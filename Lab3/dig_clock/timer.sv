==> flow/design.v <==
`timescale 1ns / 1ps
module edge_detection(
    input logic sys_clk,
    input logic sys_rst_n,
    input logic i_btn,
    output logic pos_edge
    );
    logic [1:0]dff_Q;
    always_ff@(posedge sys_clk) begin
        if(!sys_rst_n) dff_Q <= 2'b00;
        else dff_Q <= {dff_Q[0], i_btn};
    end
    assign pos_edge = ~dff_Q[1] & dff_Q[0];
endmodule
`timescale 1ns / 1ps
module enable_clock #(parameter SYS_CLK_FREQ=100_000_000, TARGET_CLK_PREQ=10_000_000, N=3) (
    input logic sys_clk,
    input logic sys_rst_n,
    output logic clk_flag
    );
    localparam CNT_MAX = 24999;
    logic [14:0]r_cnt;
    always_ff@(posedge sys_clk) begin
        if(!sys_rst_n) r_cnt <= 0;
        else if(r_cnt == CNT_MAX) r_cnt <= 0;
        else r_cnt <= r_cnt+1;
    end
    always_ff@(posedge sys_clk) begin
        if(!sys_rst_n) clk_flag <= 0;
        else if(r_cnt == CNT_MAX) clk_flag <= 1;
        else clk_flag <= 0;
    end
endmodule
`timescale 1ns / 1ps
module timer(
    input logic sys_clk,
    input logic sys_rst_n,
    input logic i_start,
    output logic[7:0] sec,
    output logic[7:0] min,
    output logic clk_flag
    );
    logic pos_edge;
    logic min_temp;
    enable_clock enable(sys_clk,sys_rst_n,clk_flag);
    edge_detection detect(
        .sys_clk(sys_clk),
        .sys_rst_n(sys_rst_n),
        .i_btn(i_start),
        .pos_edge(pos_edge)
    );
    timer_function clock(sys_clk,sys_rst_n,pos_edge,i_start,sec,min);
endmodule
`timescale 1ns / 1ps
module timer_function(
    input logic sys_clk,
    input logic sys_rst_n,
    input logic pos_edge,
    input logic i_start,
    output logic[7:0] sec,
    output logic[7:0] min
    );
    logic [24:0]temp;
    logic temp2;
    localparam temp_MAX = 25'b1011111010111100000111111;
    always_ff@(posedge sys_clk) begin
        if(!sys_rst_n) temp2 <= 0;
        else if(pos_edge) temp2 <= temp2+1'b1;
        else temp2 <= temp2;
    end
    always_ff@(posedge sys_clk) begin
        if(!sys_rst_n) temp <= 0;
        else if(temp2 == 1) begin
            if(temp != temp_MAX) temp <= temp+1;
            else temp <= 0;
        end
        else temp <= temp;
    end
    always_ff@(posedge sys_clk) begin
        if(!sys_rst_n) sec <= 0;
        else if(temp == temp_MAX) begin
            if(sec != 59) sec <= sec+1'b1;
            else sec <= 0;
        end
    end
    always_ff@(posedge sys_clk) begin
        if(!sys_rst_n) min <= 0;
        else if(sec == 59 & temp == temp_MAX) min <= min+1'b1;
        else min <= min;
    end
endmodule
* Tool chain data of timer
What the tools print for timer, step after step. Lines are those of the file above, counted from 1. The mark - stands for no value.
Design: top module timer, clock port sys_clk, cell library sky130hd, corner tt_025C_1v80

* Word-level counts
Yosys after proc, flatten, opt, wreduce and memory -nomap, before mapping. Enables and synchronous resets that opt folds into registers are not counted as muxes. Memory bits, and registers merged into a memory's read port (data or address), are not among the register bits. Print and check cells are not counted. Equal cells are merged and count once.
Cells by class: reduce/logical cells 1, shift-type cells 0, add/sub/neg operators 5, muxes and demuxes 3, $mul 0, equality and inequality tests 5, div/mod/pow operators 0, $lt $le $gt $ge 0, bitwise logic cells 4
Operators by type and width (number):
- adder 25 x 1 -> 25 bit (second input constant) | 1
- equality test 25 bit (second input constant) | 1
- != test 25 bit (second input constant) | 1
- 2-to-1 mux 25 bit | 1
- adder 8 x 1 -> 8 bit (second input constant) | 2
- adder 15 x 1 -> 15 bit (second input constant) | 1
- equality test 15 bit (second input constant) | 1
- equality test 8 x 6 -> 1 bit (second input constant) | 1
- != test 8 x 6 -> 1 bit (second input constant) | 1
- 2-to-1 mux 8 bit | 1
- AND 1 bit | 2
- NOT 1 bit | 2
- OR reduction 2 bit | 1
- adder 1 bit (second input constant) | 1
- 2-to-1 mux 1 bit | 1
Storage and ports: output and inout bits 17, memory cells 0, latch bits 0, word width x clocked read ports 0, bits in registers 60, word-level cells 25, RAM bits 0, memory bits (read-only) 0

* Longest topological paths
Yosys ltp: most cells in a row. Word level: on the elaborated netlist, between registers, memories and ports. Mapped: between sequential cells and ports; inverters and the memories' decode and read muxes count.
Depth: depth after elaboration 2, ABC_AREA 0, mapped depth 6, gate-level depth less buffers 5

* Netlist
The flow's flattened synthesis, as Yosys stat reports it; memories are mapped. The netlist is that of the ABC_AREA named above (0 if unset); the other value can give another one. The area totals of this step are shown rounded.
Synthesis totals: area of sequential cells 1200 sq um, flip-flops 60, mapped area 2840 sq um, mapped cells 329
Cells by type:
- sky130_fd_sc_hd__dfxtp_1 | number 60, total area 1.2E+03 sq um
- sky130_fd_sc_hd__xnor2_1 | number 16, total area 140.134 sq um
- sky130_fd_sc_hd__nor2_1 | number 33, total area 123.869 sq um
- sky130_fd_sc_hd__nand2_1 | number 28, total area 105.101 sq um
- sky130_fd_sc_hd__nand3_1 | number 18, total area 90.086 sq um
- sky130_fd_sc_hd__xor2_1 | number 10, total area 87.584 sq um
- sky130_fd_sc_hd__mux2i_1 | number 8, total area 80.077 sq um
- sky130_fd_sc_hd__a21oi_1 | number 15, total area 75.072 sq um
- sky130_fd_sc_hd__nand4_1 | number 12, total area 75.072 sq um
- sky130_fd_sc_hd__and4_1 | number 8, total area 70.067 sq um
- sky130_fd_sc_hd__and3_1 | number 10, total area 62.56 sq um
- sky130_fd_sc_hd__nor4_1 | number 10, total area 62.56 sq um
- sky130_fd_sc_hd__o31ai_1 | number 8, total area 60.058 sq um
- sky130_fd_sc_hd__nand2b_1 | number 9, total area 56.304 sq um
- sky130_fd_sc_hd__o21ai_0 | number 11, total area 55.053 sq um
- sky130_fd_sc_hd__ha_1 | number 4, total area 50.048 sq um
- sky130_fd_sc_hd__clkbuf_1 | number 12, total area 45.043 sq um
- sky130_fd_sc_hd__or3_1 | number 7, total area 43.792 sq um
Not listed: further types 23, cells in them 50. The figures by module come from a second, unflattened synthesis with its own total; it is not the netlist above.
Unflattened totals: cells (unflattened synthesis) 315, area (unflattened synthesis) 2770 sq um
Each row is one instance without its submodules.
By module:
- timer_function | area 2000 sq um, times used 1, cells 232
- enable_clock | area 711 sq um, times used 1, cells 78
- edge_detection | area 66.3 sq um, times used 1, cells 5
- timer | area 0.0 sq um, times used 1, cells 0

* Path before layout
OpenSTA on the mapped netlist: ideal clock, no wires. The path of least setup slack (recovery checks aside). Input and output delay are each 20% of the period. Register names are those of the netlist, which keeps one name where synthesis merged equal registers.
Timing after synthesis: kind register to register, from reg enable.r_cnt[0], to reg enable.r_cnt[6], slack 0.443 ns, time at the first pin 0.000 ns, driving pins on the path 7, data required time 2.155 ns, period 2.27 ns, path delay 1.827 ns, arrival time 1.712 ns, path buffers 1, synthesis period reached 1.827 ns
"path delay" = arrival - input delay + setup time. "driving pins on the path": output pins that drive a net of the path, with the launching flip-flop's if there is one; two outputs of one cell count as two. "synthesis period reached" = period - worst setup slack (recovery checks aside). The figure is calculated, with input and output delays left at 20% of the set period. The rows between start and end are the longest chain of elaborated cells between them; the timing report does not say that the signal goes this way. Where chains are equally long, one stands for them. Each line given opens the expression or statement behind the cell; cells for indexed reads and writes are added by Yosys, which also makes memories of some case tables. A register here has more assigning lines than the two given.
On the way, after synthesis: cell sequence sky130_fd_sc_hd__dfxtp_1 -> sky130_fd_sc_hd__ha_1 -> sky130_fd_sc_hd__or4bb_1 -> sky130_fd_sc_hd__or4_4 -> sky130_fd_sc_hd__nand2_4 -> sky130_fd_sc_hd__buf_8 -> sky130_fd_sc_hd__nor2_1, length of the longest elaborated chain 2, elaborated cells on any way between the ends 3, classes of those cells add/sub (1); eq/ne (1); reduce/logical (1)
Ends and longest elaborated chain, after synthesis:
- start, declared | line 22 | logic [14:0]r_cnt;
- start, assigned | line 24 | if(!sys_rst_n) r_cnt <= 0;
- start, assigned | line 26 | else r_cnt <= r_cnt+1;
- equality test 15 bit | line 25 | else if(r_cnt == CNT_MAX) r_cnt <= 0;
- OR reduction 2 bit
- end, assigned | line 25
- end, assigned | line 26
- end, declared | line 22

* Timing after layout
Path of least setup slack in the final report of entry B (OpenROAD, finished layout, wires in). Where an end is a register, its clock arrival counts in the times.
Timing after layout: kind register to register, from reg clock.temp[0], to reg clock.min[1], data required time 2.61 ns, period 2.35 ns, slack 0.47 ns, driving pins on the path 7, arrival time 2.15 ns, path buffers 1, time at the first pin 0.33 ns
The rows between start and end are the longest chain of elaborated cells between them; the timing report does not say that the signal goes this way. Where chains are equally long, one stands for them. A register here has more assigning lines than the two given.
On the way, after layout: cell sequence sky130_fd_sc_hd__dfxtp_1 -> sky130_fd_sc_hd__ha_1 -> sky130_fd_sc_hd__nor4b_1 -> sky130_fd_sc_hd__nand4_1 -> sky130_fd_sc_hd__buf_4 -> sky130_fd_sc_hd__nor3_1 -> sky130_fd_sc_hd__mux2i_1, length of the longest elaborated chain 2, elaborated cells on any way between the ends 2, classes of those cells eq/ne (1); logic (1)
Ends and longest elaborated chain, after layout:
- start, declared | line 63 | logic [24:0]temp;
- start, assigned | line 74 | if(temp != temp_MAX) temp <= temp+1;
- start, assigned | line 77 | else temp <= temp;
- equality test 25 bit | line 88 | else if(sec == 59 & temp == temp_MAX) min <= min+1'b1;
- AND 1 bit | line 88
- end, assigned | line 88
- end, assigned | line 89 | else min <= min;
- end, declared | line 61 | output logic[7:0] min

Add stored flow runs of timer

2 stored runs of timer in the flow (synthesis by Yosys, layout by OpenROAD, sky130hd cells), in arbitrary order. Constraints: input delay and output delay 20% of the set period each, output load 0.01 pF.
"worst setup path time" is the time allowed to the run's worst setup path (the clock period less input and output delay, where it has them) less its slack. Clock arrival times count: a late capture clock shortens it, a late launch clock lengthens it.
"power" rests on the timing tool's default activity at the inputs, not on a simulated workload.
Results are given in rounded form.
[entry A] settings: period_ns=3.05, CORE_UTILIZATION=71, PLACE_DENSITY_LB_ADDON=0.12, HOLD_SLACK_MARGIN=0.08, CORE_ASPECT_RATIO=1.18, CELL_PAD_IN_SITES_GLOBAL_PLACEMENT=2, TNS_END_PERCENT=65, GPL_TIMING_DRIVEN=0, GPL_ROUTABILITY_DRIVEN=0, CTS_CLUSTER_SIZE=33, CAP_MARGIN=30, CORE_MARGIN=2, SLEW_MARGIN=20
[entry A] result: did not finish, placement stopped with FLW-0024
[entry B] settings: period_ns=2.35, CAP_MARGIN=20, CORE_MARGIN=2, CORE_UTILIZATION=40, SLEW_MARGIN=20
[entry B] result: chip area after synthesis (Yosys) 2840 sq um, die area 7790 sq um, standard-cell area of the final layout 3310 sq um, utilization 48.5 %, worst setup slack after layout 0.466 ns, worst hold slack 0.465 ns, power 1900 uW, worst setup path time 1.88 ns, worst setup path kind register to register
